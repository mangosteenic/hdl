==> flow/design.v <==
`timescale 1ns / 1ps
module MAC(
    input clk,
    input reset,
    input start,
    input [7:0] a,
    input [7:0] b,
    output reg [7:0] out
    );
    assign sign_a = a[7];
    assign sign_b = b[7];
    assign exp_a = a[6:4];
    assign exp_b = b[6:4];
    assign frac_a = a[3:0];
    assign frac_b = b[3:0];
    always @(posedge clk) begin
        out[6:4] <= exp_a + exp_b;  
        out[3:0] <= frac_a * frac_b;  
        out[7] = sign_a ^ sign_b;  
    end
endmodule
`timescale 1ns / 1ps
module Matrix(
    input clk,
    input reset,
    input start,
    input a00, 
    input a01, 
    input a02, 
    input a10, 
    input a11, 
    input a12, 
    input a20, 
    input a21, 
    input a22, 
    input b00, 
    input b01, 
    input b02, 
    input b10, 
    input b11, 
    input b12, 
    input b20, 
    input b21, 
    input b22,
    output M1_out,
    output M2_out,
    output M3_out,
    output M4_out,
    output M5_out,
    output M6_out,
    output M7_out,
    output M8_out,
    output M9_out,
    output done
    );
    reg M1_start = 0;
    reg M2_start = 0;
    reg M3_start = 0;
    reg M4_start = 0;
    reg M5_start = 0;
    reg M6_start = 0;
    reg M7_start = 0;
    reg M8_start = 0;
    reg M9_start = 0;
    reg [7:0] in_M1a;
    reg [7:0] in_M1b;
    reg [7:0] in_M2b;
    reg [7:0] in_M3b;
    reg [7:0] in_M4a;
    reg [7:0] in_M7a;
    reg [2:0] count;
    always @(posedge clk) begin
        if(start) begin
            case(count)
                0: begin
                    M1_start <= 1;
                    in_M1a <= a00;
                    in_M1b <= b00;
                end
                1: begin
                    M2_start <= 1;
                    M4_start <= 1;
                    in_M1a <= a01;
                    in_M1b <= b10;
                    in_M2b <= b01;
                    in_M4a <= a10;
                end
                2: begin
                    M3_start <= 1;
                    M5_start <= 1;
                    M7_start <= 1;
                    in_M1a <= a02;
                    in_M1b <= b20;
                    in_M2b <= b11;
                    in_M3b <= b02;
                    in_M4a <= a11;
                    in_M7a <= a20;
                end
                3: begin
                    M1_start <= 0;
                    M6_start <= 1;
                    M8_start <= 1;
                    in_M2b <= b21;
                    in_M3b <= b12;
                    in_M4a <= a12;
                    in_M7a <= a21;
                end
                4: begin
                    M9_start <= 1;
                    M2_start <= 0;
                    M4_start <= 0;
                    in_M3b <= b22;
                    in_M7a <= a22;
                end
                5: begin
                    M3_start <= 0;
                    M5_start <= 0;
                    M7_start <= 0;
                end
                6: begin
                    M6_start <= 0;
                    M8_start <= 0;
                end
                7: begin
                    M9_start <= 0;
                end
                default: begin
                    M1_start <= 0;
                    M2_start <= 0;
                    M3_start <= 0;
                    M4_start <= 0;
                    M5_start <= 0;
                    M6_start <= 0;
                    M7_start <= 0;
                    M8_start <= 0;
                    M9_start <= 0;
                end
            endcase
            count <= count + 1;
        end
    end
    MAC M1(clk, reset, M1_start, in_M1a, in_M1b, M1_out);
    MAC M2(clk, reset, M2_start, M1_out, in_M2b, M2_out);
    MAC M3(clk, reset, M3_start, M2_out, in_M3b, M3_out);
    MAC M4(clk, reset, M4_start, in_M4a, M1_out, M4_out);
    MAC M5(clk, reset, M5_start, M4_out, M2_out, M5_out);
    MAC M6(clk, reset, M6_start, M5_out, M3_out, M6_out);
    MAC M7(clk, reset, M7_start, in_M7a, M4_out, M7_out);
    MAC M8(clk, reset, M8_start, M7_out, M5_out, M8_out);
    MAC M9(clk, reset, M9_start, M8_out, M6_out, M9_out);
endmodule
* Reports on Matrix
The steps from the RTL of Matrix to its reports follow in flow order. Line numbers count from 1 in the design file above. Operators: Yosys type, input widths -> output width; for muxes data width and select width s. Not given: n/a
Set-up: design top Matrix, clock input clk, standard-cell library sky130hd, library corner tt_025C_1v80

* Elaborated design
Source: Yosys, flattened and elaborated, memories not mapped. Widths are those after wreduce. Registers that Yosys merges into a memory's read port (data or address) are not register bits. Print and check cells do not count. Equal cells are merged and count once.
Operators by class: add/subtract/negate cells 1, multipliers 9, divide/modulo/power cells 0, magnitude comparators 0, equality and inequality tests 4, shift-type cells 0, muxes and demuxes 6, bitwise logic cells 0, reductions and logical operators 7
Operators by type and width (number):
- $pmux 8 s3 | 2
- $pmux 1 s3 | 4
- $mul 1x1->1 | 9
- $reduce_bool 3->1 | 3
- $reduce_and 2->1 | 3
- $eq 3x2->1 const B | 2
- $add 3x1->3 const B | 1
- $eq 3x1->1 const B | 1
- $eq 3x3->1 const B | 1
- $logic_not 3->1 | 1
Word-level totals: register bits after elaboration 32, latch bits 0, bits in writable memories 0, ROM bits 0, word width x clocked read ports 0, memory cells 0, input port bits 21, output and inout bits 10, cells after elaboration 43

* Longest topological paths
Longest topological path by Yosys (ltp), each cell counted once; first at word level (registers and memories cut), then after technology mapping (sequential cells cut; the memories' decode and read muxes count).
Logic depth: word-level depth 3, ABC_AREA 0, gate-level depth with buffers 5, depth with buffers taken out 4

* Netlist
Yosys stat after the flow's synthesis: flattened, memories mapped to cells. It holds for the ABC_AREA given above (unset counts as 0); a run with the other value may have another netlist. Totals and module areas in this step are rounded.
Mapped netlist: cells in the netlist 62, chip area (Yosys) 797 um^2, area of sequential cells 450 um^2, flip-flops 18, buffers 2
Cells by type:
- sky130_fd_sc_hd__edfxtp_1 | number 9, total area 270.259 um^2
- sky130_fd_sc_hd__dfxtp_1 | number 9, total area 180.173 um^2
- sky130_fd_sc_hd__ha_1 | number 5, total area 62.56 um^2
- sky130_fd_sc_hd__and2_1 | number 9, total area 56.304 um^2
- sky130_fd_sc_hd__mux2_4 | number 3, total area 45.043 um^2
- sky130_fd_sc_hd__inv_1 | number 7, total area 26.275 um^2
- sky130_fd_sc_hd__a22o_2 | number 2, total area 20.019 um^2
- sky130_fd_sc_hd__o2bb2ai_1 | number 2, total area 17.517 um^2
- sky130_fd_sc_hd__o311ai_0 | number 2, total area 17.517 um^2
- sky130_fd_sc_hd__a22oi_1 | number 2, total area 15.014 um^2
- sky130_fd_sc_hd__nand3b_1 | number 2, total area 15.014 um^2
- sky130_fd_sc_hd__buf_6 | number 1, total area 11.261 um^2
- sky130_fd_sc_hd__o311a_1 | number 1, total area 10.01 um^2
- sky130_fd_sc_hd__and2b_2 | number 1, total area 8.758 um^2
- sky130_fd_sc_hd__a21boi_0 | number 1, total area 7.507 um^2
- sky130_fd_sc_hd__buf_4 | number 1, total area 7.507 um^2
- sky130_fd_sc_hd__nand2_1 | number 2, total area 7.507 um^2
- sky130_fd_sc_hd__o21a_1 | number 1, total area 7.507 um^2
Not listed: further types 2, cells in them 2. By module: a second synthesis without flattening, with its own total; a netlist apart from the flattened one above.
Second synthesis, totals: cell total of the unflattened synthesis 173, area (unflattened synthesis) 2050 um^2
Each row is one instance without its submodules.
By module:
- MAC | times used 9, cells 12, area 141 um^2, sequential area 80.1 um^2
- Matrix | times used 1, cells 65, area 777 um^2, sequential area 420 um^2

* Worst setup path after synthesis
Source: OpenSTA report_checks on the synthesized netlist (no wires, ideal clock, input and output delay 20% of the period each), path of least setup slack; recovery checks are left aside. Register names are those of the netlist, which keeps one name where synthesis merged equal registers.
Timing path after synthesis: path type register -> register, from register count[0], to register in_M3b[0], period 1730 ps, library setup time 260 ps, time at the first pin 0 ps, arrival 1315 ps, required time 1470 ps, slack 154 ps, path delay 1575 ps, stages 5, buffers on the path 0, synthesis period reached 1576 ps
"path delay" is the arrival time less input delay plus setup time. "stages" counts driving pins, that of a launching flip-flop among them; a cell with two outputs on the path counts twice. "synthesis period reached" is the clock period less the worst setup slack; recovery checks do not enter. This is arithmetic on one report: input and output delays are still those of the set period (20% each). Between the ends stands the longest chain of elaborated cells between them, by number of cells; it is not shown to be the way that was timed. Of several equally long chains one is given. Each line given opens the expression or statement behind the cell; cells for indexed reads and writes are added by Yosys, which also makes memories of some case tables. At most two assigning lines are given for a register; there are more. Ways into the end's enable are left out, as the timed path ends at the data pin.
Between the ends, after synthesis: cells stage by stage sky130_fd_sc_hd__edfxtp_1 sky130_fd_sc_hd__ha_1 sky130_fd_sc_hd__ha_1 sky130_fd_sc_hd__a22o_2 sky130_fd_sc_hd__mux2_4, cells in the longest elaborated chain 2, elaborated cells on any way between the ends 4, source lines of those cells 1, those cells by class 3 x eq/ne; 1 x mux
RTL lines, path after synthesis:
- start: declaration | RTL line 71 | reg [2:0] count;
- start: assignment | RTL line 139 | count <= count + 1;
- $eq 3x3->1 | RTL line 74 | case(count)
- $pmux 1 s3 | RTL line 74
- end: assignment | RTL line 95 | in_M3b <= b02;
- end: assignment | RTL line 104 | in_M3b <= b12;
- end: declaration | RTL line 68 | reg [7:0] in_M3b;

* Timing after layout
From the final timing report of entry A: the path of least setup slack in the routed layout; clock arrival at registers is part of the times. The path's times are printed in steps of 10 ps; the period is the one set.
Timing path after layout: path type register -> register, from register count[0], to register in_M4a[0], period 1890 ps, library setup time 320 ps, time at the first pin 320 ps, arrival 1700 ps, required time 1890 ps, slack 190 ps, stages 5, buffers on the path 0
Between the ends stands the longest chain of elaborated cells between them, by number of cells; it is not shown to be the way that was timed. Of several equally long chains one is given. At most two assigning lines are given for a register; there are more. The path ends at the enable pin of a flip-flop; only ways to that pin are counted.
Between the ends, after layout: cells stage by stage sky130_fd_sc_hd__edfxtp_1 sky130_fd_sc_hd__inv_1 sky130_fd_sc_hd__ha_1 sky130_fd_sc_hd__o21bai_1 sky130_fd_sc_hd__a21boi_0, cells in the longest elaborated chain 3, elaborated cells on any way between the ends 5, source lines of those cells 1, those cells by class 3 x eq/ne; 2 x reduce/logical
RTL lines, path after layout:
- start: declaration | RTL line 71 | reg [2:0] count;
- start: assignment | RTL line 139 | count <= count + 1;
- $eq 3x2->1 | RTL line 74 | case(count)
- $reduce_bool 3->1
- $reduce_and 2->1
- end: assignment | RTL line 86 | in_M4a <= a10;
- end: assignment | RTL line 96 | in_M4a <= a11;
- end: declaration | RTL line 69 | reg [7:0] in_M4a;

2 stored runs of Matrix in the flow (synthesis by Yosys, layout by OpenROAD, sky130hd cells), in arbitrary order. Constraints: input delay and output delay 20% of the set period each, output load 0.01 pF.
"achieved period": clock period set for the run, less the worst setup slack. It is reckoned from that one timing run; input and output delays stay at 20% of the period that was set.
"allowed time less slack (worst setup path)" is the time allowed to the run's worst setup path (the clock period less input and output delay, where it has them) less its slack. Clock arrival times count: a late capture clock shortens it, a late launch clock lengthens it.
"power consumption" rests on the timing tool's default activity at the inputs, not on a simulated workload.
"allowed time less slack (worst setup path)" is known to 10 ps.
The measured numbers are rounded.

[entry A] flow files
==> flow/run.sh <==
#!/bin/bash
# the make line also repeats the synthesis and layout settings of config.mk as NAME=value (left out here)
make -C /OpenROAD-flow-scripts/flow DESIGN_CONFIG=/design/flow/config.mk WORK_HOME=/design/flow/orfs CLKGATE_MAP_FILE= finish
==> flow/config.mk <==
export PLATFORM = sky130hd
export DESIGN_NAME = Matrix
export DESIGN_NICKNAME = Matrix
export VERILOG_FILES = /design/flow/design.v
export SDC_FILE = /design/flow/constraint.sdc
export NUM_CORES = 4
export LEC_CHECK = 0
export CAP_MARGIN = 20
export CELL_PAD_IN_SITES_DETAIL_PLACEMENT = 2
export CELL_PAD_IN_SITES_GLOBAL_PLACEMENT = 3
export CORE_MARGIN = 8
export CORE_UTILIZATION = 35
export GPL_ROUTABILITY_DRIVEN = 1
export MAX_ROUTING_LAYER = met5
export MIN_ROUTING_LAYER = met2
export PLACE_DENSITY_LB_ADDON = 0.07
export SETUP_SLACK_MARGIN = -0.1
export SLEW_MARGIN = 30
export TNS_END_PERCENT = 90
==> flow/constraint.sdc <==
create_clock -name core_clock -period 1.89 [get_ports {clk}]
set_input_delay 0.3780 -clock core_clock [delete_from_list [all_inputs] [get_ports {clk}]]
set_output_delay 0.3780 -clock core_clock [all_outputs]
set_load 0.01 [all_outputs]

[entry A] result: standard-cell area of the final layout 1140 um^2; allowed time less slack (worst setup path) 1700 ps; worst setup path type register -> register; total die area 4060 um^2; final worst hold slack 455 ps; achieved period 1701 ps; utilization of the finished layout 51.9%; total negative slack 0 ps; power consumption 0.847 mW; Yosys chip area after synthesis 797 um^2; setup slack of the critical path 189 ps

[entry B] flow files
==> flow/run.sh <==
#!/bin/bash
# the make line also repeats the synthesis and layout settings of config.mk as NAME=value (left out here)
make -C /OpenROAD-flow-scripts/flow DESIGN_CONFIG=/design/flow/config.mk WORK_HOME=/design/flow/orfs CLKGATE_MAP_FILE= finish
==> flow/config.mk <==
export PLATFORM = sky130hd
export DESIGN_NAME = Matrix
export DESIGN_NICKNAME = Matrix
export VERILOG_FILES = /design/flow/design.v
export SDC_FILE = /design/flow/constraint.sdc
export NUM_CORES = 4
export LEC_CHECK = 0
export CAP_MARGIN = 20
export CORE_MARGIN = 2
export CORE_UTILIZATION = 48
export CTS_CLUSTER_DIAMETER = 35
export HOLD_SLACK_MARGIN = 0.24
export PLACE_DENSITY_LB_ADDON = 0.16
export SETUP_SLACK_MARGIN = -0.04
export SLEW_MARGIN = 20
==> flow/constraint.sdc <==
create_clock -name core_clock -period 2.15 [get_ports {clk}]
set_input_delay 0.4300 -clock core_clock [delete_from_list [all_inputs] [get_ports {clk}]]
set_output_delay 0.4300 -clock core_clock [all_outputs]
set_load 0.01 [all_outputs]

[entry B] result: standard-cell area of the final layout 1110 um^2; allowed time less slack (worst setup path) 1720 ps; worst setup path type register -> register; total die area 2000 um^2; final worst hold slack 454 ps; achieved period 1716 ps; utilization of the finished layout 73.2%; total negative slack 0 ps; power consumption 0.729 mW; Yosys chip area after synthesis 797 um^2; setup slack of the critical path 434 ps
